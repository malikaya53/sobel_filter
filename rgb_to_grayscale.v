==> flow/design.v <==
`timescale 1ns / 1ps
module rgb_to_grayscale(
    input clk,
    input rst,
    input [7:0] red_i,
    input [7:0] green_i,
    input [7:0] blue_i,
    input done_i,
    output reg [7:0] grayscale_o,
    output reg done_o
    );
always @(posedge clk) begin
    if(rst) begin
        grayscale_o <= 0;
        done_o <= 0;
    end else begin
        if(done_i == 1) begin
            grayscale_o <= (red_i>>2) + (red_i>>5) + (green_i>>1) + (green_i>>4) + (blue_i>>4) + (blue_i>>5);
            done_o <= 1'b1;
        end else begin
            grayscale_o <= 0;
            done_o <= 0;
        end
    end
end
endmodule
Reports on rgb_to_grayscale
Tool output for the design above, in the order of the flow.
Lines are those of the file above, counted from 1.
Cell names lack the library's common part.
{ "design": {"top": "rgb_to_grayscale", "clk_port": "clk", "lib": "sky130hd", "lib_corner": "tt_025C_1v80"} }

After elaboration
Yosys after proc, flatten, opt, wreduce and memory -nomap, before mapping. Enables and synchronous resets that opt folds into registers are not counted as muxes. Memory bits, and registers merged into a memory's read port (data or address), are not among the register bits. Print and check cells are not counted. Equal cells are merged and count once.
{ "bits": {"mem_bits_ro": 0, "in_bits": 27, "wordCells": 10, "memories": 0, "mem_bits_rw": 0, "regBits": 9, "out_inout_bits": 9, "clocked_rd_ports_x_width": 0, "latchBits": 0} }
{ "op_classes": {"reduce_and_logical": 1, "compare": 0, "logic": 1, "mux": 1, "equal": 0, "n_shift": 0, "div": 0, "add_sub_neg": 5, "n_mul": 0} }
{ "op_table": {"columns": ["operator", "n"], "rows": [
  ["8-bit by 4-bit adder with 8-bit output", 2],
  ["7-bit by 7-bit adder with 8-bit output", 1],
  ["8-bit by 3-bit adder with 8-bit output", 1],
  ["6-bit by 3-bit adder with 7-bit output", 1],
  ["2-bit OR reduction", 1],
  ["1-bit NOT", 1],
  ["1-bit two-way mux", 1]
]} }

Longest topological paths
Depth = most cells in a row (Yosys ltp): at word level without a register or memory, in the mapped netlist without a sequential cell, where the memories' decode and read muxes count.
{ "depth": {"word_depth": 5, "abc_area": 0, "depth_mapped": 14, "ltp_nobuf": 14} }

Mapped cells and area
Source: synth_stat.txt of the flow (Yosys; design flattened, memories mapped). It holds for the ABC_AREA given above (unset counts as 0); a run with the other value may have another netlist.
Totals and module areas in this step are rounded.
{ "mapped": {"cell_count": 88, "synth_area_um2": 918, "ff_cells": 9, "seq_area_um2": 180} }
{ "by_type": {"columns": ["cell", "n", "area_total_um2"], "rows": [
  ["fa_1", 15, 300.288],
  ["dfxtp_1", 9, 180.173],
  ["ha_1", 12, 150.144],
  ["inv_1", 25, 93.84],
  ["nor3_1", 5, 25.024],
  ["a211oi_1", 2, 15.014],
  ["buf_8", 1, 15.014],
  ["o21a_1", 2, 15.014],
  ["and4b_4", 1, 13.763],
  ["nand2b_4", 1, 13.763],
  ["and2_1", 2, 12.512],
  ["nor2b_1", 2, 12.512],
  ["nor2_1", 3, 11.261],
  ["nand4b_1", 1, 8.758],
  ["nor4b_1", 1, 8.758],
  ["o311ai_1", 1, 8.758],
  ["a21o_1", 1, 7.507],
  ["nand3b_1", 1, 7.507]
]} }
Not listed: further types 3, cells in them 3.

Worst setup path after synthesis
OpenSTA on the mapped netlist: ideal clock, no wires. The path of least setup slack (recovery checks aside). Input and output delay are each 20% of the period. Register names are those of the netlist, which keeps one name where synthesis merged equal registers.
{ "synth_path": {"path_kind": "input to register", "start": "input red_i[4]", "end": "register grayscale_o[6]", "setup_time_ns": 0.118, "delay_ns": 2.709, "arrival_time_ns": 3.443, "setup_slack_ns": 0.699, "required_time_ns": 4.142, "n_path_buf": 0, "tclk_ns": 4.26, "in_delay_ns": 0.852, "path_stages": 12, "synth_period_reached_ns": 3.561} }
"delay_ns" is the arrival time less input delay plus setup time.
"path_stages" counts driving pins, that of a launching flip-flop among them; a cell with two outputs on the path counts twice.
"synth_period_reached_ns" = period - worst setup slack (recovery checks aside). The figure is calculated, with input and output delays left at 20% of the set period.
The rows between start and end are the longest chain of elaborated cells between them; the timing report does not say that the signal goes this way. Where chains are equally long, one stands for them.
Each line given opens the expression or statement behind the cell; cells for indexed reads and writes are added by Yosys, which also makes memories of some case tables.
A register here has more assigning lines than the two given.
{ "synth_between": {"cell_sequence": "fa_1 inv_1 fa_1 fa_1 inv_1 ha_1 inv_1 fa_1 nor2b_1 o21a_1 o21a_1 nor3_1", "elab_chain_len": 5} }
{ "synth_rtl": {"columns": ["item", "line_no", "text"], "rows": [
  ["start, declared", 5, "input [7:0] red_i,"],
  ["6-bit by 3-bit adder with 7-bit output", 18, "grayscale_o <= (red_i>>2) + (red_i>>5) + (green_i>>1) + (green_i>>4) + (blue_i>>4) + (blue_i>>5);"],
  ["7-bit by 7-bit adder with 8-bit output", 18, null],
  ["8-bit by 4-bit adder with 8-bit output (2 in a row)", 18, null],
  ["8-bit by 3-bit adder with 8-bit output", 18, null],
  ["end, assigned", 18, null],
  ["end, assigned", 21, "grayscale_o <= 0;"],
  ["end, declared", 9, "output reg [7:0] grayscale_o,"]
]} }

Path in the finished layout
From the final timing report of flow run A: the path of least setup slack in the routed layout; clock arrival at registers is part of the times.
{ "layout_path": {"path_kind": "input to register", "start": "input green_i[7]", "end": "register grayscale_o[6]", "n_path_buf": 2, "setup_time_ns": 0.11, "path_stages": 13, "required_time_ns": 2.18, "tclk_ns": 2.02, "in_delay_ns": 0.40, "setup_slack_ns": -0.93, "arrival_time_ns": 3.11} }
The rows between start and end are the longest chain of elaborated cells between them; the timing report does not say that the signal goes this way. Where chains are equally long, one stands for them.
A register here has more assigning lines than the two given.
{ "layout_between": {"cell_sequence": "buf_8 inv_4 fa_1 inv_2 fa_1 inv_1 fa_1 buf_6 fa_2 nor2b_2 o21a_1 o21a_1 nor3_1", "elab_chain_len": 4} }
{ "layout_rtl": {"columns": ["item", "line_no", "text"], "rows": [
  ["start, declared", 6, "input [7:0] green_i,"],
  ["7-bit by 7-bit adder with 8-bit output", 18, "grayscale_o <= (red_i>>2) + (red_i>>5) + (green_i>>1) + (green_i>>4) + (blue_i>>4) + (blue_i>>5);"],
  ["8-bit by 4-bit adder with 8-bit output (2 in a row)", 18, null],
  ["8-bit by 3-bit adder with 8-bit output", 18, null],
  ["end, assigned", 18, null],
  ["end, assigned", 21, "grayscale_o <= 0;"],
  ["end, declared", 9, "output reg [7:0] grayscale_o,"]
]} }

FLOW RESULTS
============

2 stored runs of rgb_to_grayscale in the flow (synthesis by Yosys, layout by OpenROAD, sky130hd cells), in arbitrary order. Constraints: input delay and output delay 20% of the set period each, output load 0.01 pF.
"period_reached_ns": clock period set for the run, less the worst setup slack. It is reckoned from that one timing run; input and output delays stay at 20% of the period that was set.
"worst_setup_path_time_ns" means the part of the period allowed to the worst setup path (the constraints hold back 20% at inputs and 20% at outputs) less its slack; where the path has registers, the arrival times of their clocks count too.
"design_power_uw" rests on the timing tool's default activity at the inputs, not on a simulated workload.
Measured values are rounded.
[
  {
    "run": "flow run A",
    "settings": { "period_ns": 2.02, "CORE_UTILIZATION": 49, "SETUP_SLACK_MARGIN": -0.03, "PLACE_DENSITY_LB_ADDON": 0.22, "MAX_ROUTING_LAYER": "met5", "CAP_MARGIN": 20, "CORE_MARGIN": 2, "SLEW_MARGIN": 20 },
    "results": { "synth_chip_area_um2": 918, "die_um2": 2240, "final_stdcell_area_um2": 1450, "layout_utilization_frac": 0.829, "final_setup_ws_ns": -0.934, "tns_ns": -4.37, "timing.hold.ws_ns": 0.702, "design_power_uw": 1280, "period_reached_ns": 2.954, "worst_setup_path_time_ns": 2.55, "worstPathKind": "input to register" }
  },
  {
    "run": "flow run B",
    "settings": { "period_ns": 3.15, "CORE_UTILIZATION": 60, "SETUP_SLACK_MARGIN": -0.2, "PLACE_DENSITY": 0.92, "TNS_END_PERCENT": 80, "CTS_CLUSTER_SIZE": 54, "CAP_MARGIN": 30, "MAX_ROUTING_LAYER": "met5", "CORE_MARGIN": 2, "SLEW_MARGIN": 20 },
    "results": { "synth_chip_area_um2": 918, "die_um2": 1860, "final_stdcell_area_um2": 1380, "layout_utilization_frac": 0.935, "final_setup_ws_ns": -0.332, "tns_ns": -0.859, "timing.hold.ws_ns": 1.05, "design_power_uw": 830, "period_reached_ns": 3.482, "worst_setup_path_time_ns": 2.85, "worstPathKind": "input to register" }
  }
]
