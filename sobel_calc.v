==> flow/design.v <==
`timescale 1ns / 1ps
module sobel_calc(
    input clk,
    input rst,
    input [7:0] d0_i,
    input [7:0] d1_i,
    input [7:0] d2_i,
    input [7:0] d3_i,
    input [7:0] d4_i,
    input [7:0] d5_i,
    input [7:0] d6_i,
    input [7:0] d7_i,
    input [7:0] d8_i,
    input done_i,
    output reg [7:0] grayscale_o,
    output done_o
    );
reg [9:0] gx_p;  
reg [9:0] gx_n;  
reg [9:0] gx_d;  
reg [9:0] gy_p;  
reg [9:0] gy_n;  
reg [9:0] gy_d;  
reg [9:0] g_sum;  
reg [3:0] done_shift;
always @(posedge clk) begin
    if(rst) begin
        gx_p <= 0;
        gx_n <= 0;
    end else begin
        gx_p <= d6_i + (d3_i << 1) + d0_i;
        gx_n <= d8_i + (d5_i << 1) + d2_i;
    end
end
always @(posedge clk) begin
    if(rst) begin
        gy_p <= 0;
        gy_n <= 0;
    end else begin
        gy_p <= d0_i + (d1_i << 1) + d2_i;
        gy_n <= d6_i + (d7_i << 1) + d8_i;
    end
end
always @(posedge clk) begin
    if(rst) begin
        gx_d <= 0;
    end else begin
        gx_d <= (gx_p >= gx_n) ? (gx_p - gx_n): (gx_n - gx_p);
    end
end
always @(posedge clk) begin
    if(rst) begin
        gy_d <= 0;
    end else begin
        gy_d <= (gy_p >= gy_n) ? (gy_p - gy_n): (gy_n - gy_p);
    end
end
always @(posedge clk) begin
    if(rst) begin
        g_sum <= 0;
    end else begin
        g_sum <= gx_d + gy_d;
    end
end
always @(posedge clk) begin
    if(rst) begin
        grayscale_o <= 0;
    end else begin
        grayscale_o <= (g_sum >= 8'd60) ? 8'd225 : g_sum[7:0];
    end
end
always @(posedge clk) begin
    if(rst) begin
        done_shift <= 0;
    end else begin
        done_shift <= {done_shift[2:0], done_i};
    end
end
assign done_o = done_shift[3];
endmodule
; Tool chain data of sobel_calc
; The steps from the RTL of sobel_calc to its reports follow in flow order.
; Line numbers count from 1 in the design file above.
; The mark - stands for no value.
[design]
top = sobel_calc
clk_port = clk
cell_library = sky130hd
lib_corner = tt_025C_1v80

; Elaborated design
; Source: Yosys, flattened and elaborated, memories not mapped. Widths are those after wreduce. Registers that Yosys merges into a memory's read port (data or address) are not register bits. Print and check cells do not count. Equal cells are merged and count once.
[bits]
ff_bits = 82
inputBits = 75
out_inout_bits = 9
wordCells = 30
[op_classes]
add_sub_neg = 13
compare = 3
muxes = 3
reduce_and_logical = 1
[ops]
columns = cell, count
row1 = subtractor 10 bit, 4
row2 = adder 10 x 8 -> 10 bit, 4
row3 = adder 8 x 9 -> 10 bit, 4
row4 = greater-or-equal comparator 10 bit, 2
row5 = two-way mux 10 bit, 2
row6 = adder 10 bit, 1
row7 = greater-or-equal comparator 10 x 6 -> 1 bit (second input constant), 1
row8 = two-way mux 8 bit, 1
row9 = OR reduction 2 bit, 1

; Longest topological paths
; Depth = most cells in a row (Yosys ltp): at word level without a register or memory, in the mapped netlist without a sequential cell, where the memories' decode and read muxes count.
[logic_depth]
depth_word = 2
abc_area = 0
depth_mapped = 12
ltp_nobuf = 12

; Mapped cells and area
; The flow's flattened synthesis, as Yosys stat reports it; memories are mapped. The netlist is that of the ABC_AREA named above (0 if unset); the other value can give another one.
[mapped]
cells = 641
mapped_area_um2 = 5985.7
sequential_area_um2 = 1641.6
ffs = 82
buffers = 18
[types]
columns = cell_type, count, area_total_um2
row1 = sky130_fd_sc_hd__dfxtp_1, 82, 1.64E+03
row2 = sky130_fd_sc_hd__ha_1, 83, 1.04E+03
row3 = sky130_fd_sc_hd__fa_1, 37, 740.71
row4 = sky130_fd_sc_hd__nor2b_1, 43, 269.008
row5 = sky130_fd_sc_hd__nor2_1, 69, 258.998
row6 = sky130_fd_sc_hd__inv_1, 65, 243.984
row7 = sky130_fd_sc_hd__xnor2_1, 19, 166.41
row8 = sky130_fd_sc_hd__a21oi_1, 29, 145.139
row9 = sky130_fd_sc_hd__a21o_1, 19, 142.637
row10 = sky130_fd_sc_hd__xor2_1, 13, 113.859
row11 = sky130_fd_sc_hd__mux2i_1, 11, 110.106
row12 = sky130_fd_sc_hd__o21ai_0, 20, 100.096
row13 = sky130_fd_sc_hd__nor3_1, 17, 85.082
row14 = sky130_fd_sc_hd__a211oi_1, 8, 60.058
row15 = sky130_fd_sc_hd__o21a_1, 8, 60.058
row16 = sky130_fd_sc_hd__and3_1, 9, 56.304
row17 = sky130_fd_sc_hd__mux2_1, 5, 56.304
row18 = sky130_fd_sc_hd__nand2_1, 15, 56.304
; Other cell types: 41; their cells: 89.

; Worst setup path after synthesis
; OpenSTA on the mapped netlist: ideal clock, no wires. The path of least setup slack (recovery checks aside). Input and output delay are each 20% of the period. Register names are those of the netlist, which keeps one name where synthesis merged equal registers.
[synth_timing]
path_type = input port to flip-flop
startpoint = in d6_i[1]
endpoint = reg gy_n[9]
period_ns = 5.45
input_delay_ns = 1.090
setup_ns = 0.132
launch_ns = 1.090
arrival_time_ns = 3.212
required_ns = 5.318
slack_ns = 2.106
path_delay_ns = 2.254
path_stages = 12
n_path_buf = 0
period_less_setup_slack_ns = 3.344
; "path_delay_ns" is the arrival time less input delay plus setup time.
; "path_stages": output pins that drive a net of the path, with the launching flip-flop's if there is one; two outputs of one cell count as two.
; "period_less_setup_slack_ns" = period - worst setup slack (recovery checks aside). The figure is calculated, with input and output delays left at 20% of the set period.
; The rows between start and end are the longest chain of elaborated cells between them; the timing report does not say that the signal goes this way. Where chains are equally long, one stands for them.
; A line is the first line of the expression or statement that the cell stems from. Yosys adds cells for indexed reads and writes and turns some case tables into memories.
[synth_between]
cell_sequence = sky130_fd_sc_hd__inv_1 > sky130_fd_sc_hd__fa_1 > sky130_fd_sc_hd__inv_1 > sky130_fd_sc_hd__ha_1 > sky130_fd_sc_hd__fa_1 > sky130_fd_sc_hd__a21o_1 > sky130_fd_sc_hd__a21oi_1 > sky130_fd_sc_hd__nor2b_1 > sky130_fd_sc_hd__o21ai_0 > sky130_fd_sc_hd__nand2b_1 > sky130_fd_sc_hd__a211oi_1 > sky130_fd_sc_hd__nor3_1
elab_chain_len = 2
cone_cells = 2
cone_lines = 1
classes_between = add/sub (2)
[synth_lines]
columns = item, line
row1 = from (decl), 11  ; input [7:0] d6_i,
row2 = adder 8 x 9 -> 10 bit, 41  ; gy_n <= d6_i + (d7_i << 1) + d8_i;
row3 = adder 10 x 8 -> 10 bit, 41
row4 = to (assign), 38  ; gy_n <= 0;
row5 = to (assign), 41
row6 = to (decl), 22  ; reg [9:0] gy_n;

; Path in the finished layout
; From the final timing report of entry B: the path of least setup slack in the routed layout; clock arrival at registers is part of the times.
[layout_timing]
path_type = input port to flip-flop
startpoint = in d6_i[1]
endpoint = reg gy_n[9]
period_ns = 3.54
input_delay_ns = 0.71
setup_ns = 0.12
launch_ns = 0.71
arrival_time_ns = 3.57
required_ns = 3.77
slack_ns = 0.20
path_stages = 13
n_path_buf = 1
; The rows between start and end are the longest chain of elaborated cells between them; the timing report does not say that the signal goes this way. Where chains are equally long, one stands for them.
[layout_between]
cell_sequence = sky130_fd_sc_hd__clkdlybuf4s50_1 > sky130_fd_sc_hd__inv_1 > sky130_fd_sc_hd__fa_1 > sky130_fd_sc_hd__inv_1 > sky130_fd_sc_hd__ha_1 > sky130_fd_sc_hd__fa_1 > sky130_fd_sc_hd__a21o_1 > sky130_fd_sc_hd__a21oi_1 > sky130_fd_sc_hd__nor2b_1 > sky130_fd_sc_hd__o21ai_0 > sky130_fd_sc_hd__nand2b_1 > sky130_fd_sc_hd__a211oi_1 > sky130_fd_sc_hd__nor3_1
elab_chain_len = 2
cone_cells = 2
cone_lines = 1
classes_between = add/sub (2)
[layout_lines]
columns = item, line
row1 = from (decl), 11  ; input [7:0] d6_i,
row2 = adder 8 x 9 -> 10 bit, 41  ; gy_n <= d6_i + (d7_i << 1) + d8_i;
row3 = adder 10 x 8 -> 10 bit, 41
row4 = to (assign), 38  ; gy_n <= 0;
row5 = to (assign), 41
row6 = to (decl), 22  ; reg [9:0] gy_n;

Appendix: measured runs

Measured results for sobel_calc: 2 stored runs of the Yosys and OpenROAD flow on sky130hd. The settings differ; the order carries no meaning. The constraints put input and output delay at 20% of the set period each and load the outputs with 0.01 pF.
"period_less_ws_ns" means the clock period less the worst setup slack. The figure is calculated, with input and output delays left at 20% of the set period.
"worst_path_time_ns" means the part of the period allowed to the worst setup path (the constraints hold back 20% at inputs and 20% at outputs) less its slack; where the path has registers, the arrival times of their clocks count too.
By "power_uw" is meant OpenSTA's value without simulated activity: inputs other than the clock are taken to toggle once in ten clock periods, and the tool carries that through the logic.

# entry A
==> flow/run.sh <==
#!/bin/bash
# the make line also repeats the synthesis and layout settings of config.mk as NAME=value (left out here)
make -C /OpenROAD-flow-scripts/flow DESIGN_CONFIG=/design/flow/config.mk WORK_HOME=/design/flow/orfs CLKGATE_MAP_FILE= finish
==> flow/config.mk <==
export PLATFORM = sky130hd
export DESIGN_NAME = sobel_calc
export DESIGN_NICKNAME = sobel_calc
export VERILOG_FILES = /design/flow/design.v
export SDC_FILE = /design/flow/constraint.sdc
export NUM_CORES = 4
export LEC_CHECK = 0
export CAP_MARGIN = 20
export CELL_PAD_IN_SITES_GLOBAL_PLACEMENT = 3
export CORE_MARGIN = 7
export CORE_UTILIZATION = 50
export CTS_CLUSTER_SIZE = 68
export GPL_ROUTABILITY_DRIVEN = 1
export MAX_ROUTING_LAYER = met4
export MIN_ROUTING_LAYER = met2
export SLEW_MARGIN = 20
==> flow/constraint.sdc <==
create_clock -name core_clock -period 2.72 [get_ports {clk}]
set_input_delay 0.5440 -clock core_clock [delete_from_list [all_inputs] [get_ports {clk}]]
set_output_delay 0.5440 -clock core_clock [all_outputs]
set_load 0.01 [all_outputs]

==> entry A: results <==
outcome="did not finish, placement stopped with GPL-0301"

# entry B
==> flow/run.sh <==
#!/bin/bash
# the make line also repeats the synthesis and layout settings of config.mk as NAME=value (left out here)
make -C /OpenROAD-flow-scripts/flow DESIGN_CONFIG=/design/flow/config.mk WORK_HOME=/design/flow/orfs CLKGATE_MAP_FILE= finish
==> flow/config.mk <==
export PLATFORM = sky130hd
export DESIGN_NAME = sobel_calc
export DESIGN_NICKNAME = sobel_calc
export VERILOG_FILES = /design/flow/design.v
export SDC_FILE = /design/flow/constraint.sdc
export NUM_CORES = 4
export LEC_CHECK = 0
export CAP_MARGIN = 20
export CORE_MARGIN = 2
export CORE_UTILIZATION = 67
export SLEW_MARGIN = 20
==> flow/constraint.sdc <==
create_clock -name core_clock -period 3.54 [get_ports {clk}]
set_input_delay 0.7080 -clock core_clock [delete_from_list [all_inputs] [get_ports {clk}]]
set_output_delay 0.7080 -clock core_clock [all_outputs]
set_load 0.01 [all_outputs]

==> entry B: results <==
period_less_ws_ns=3.340
power_uw=4497
synth_area_um2=5985.7
die_um2=9706.2
worst_setup_slack_ns=0.200
worst_path_time_ns=2.63
worstPathKind="input port to flip-flop"
total_negative_slack_ns=0.000
ws_hold_ns=0.446
final_util_pct=81.1
finish.stdcell_area_um2=7034.2
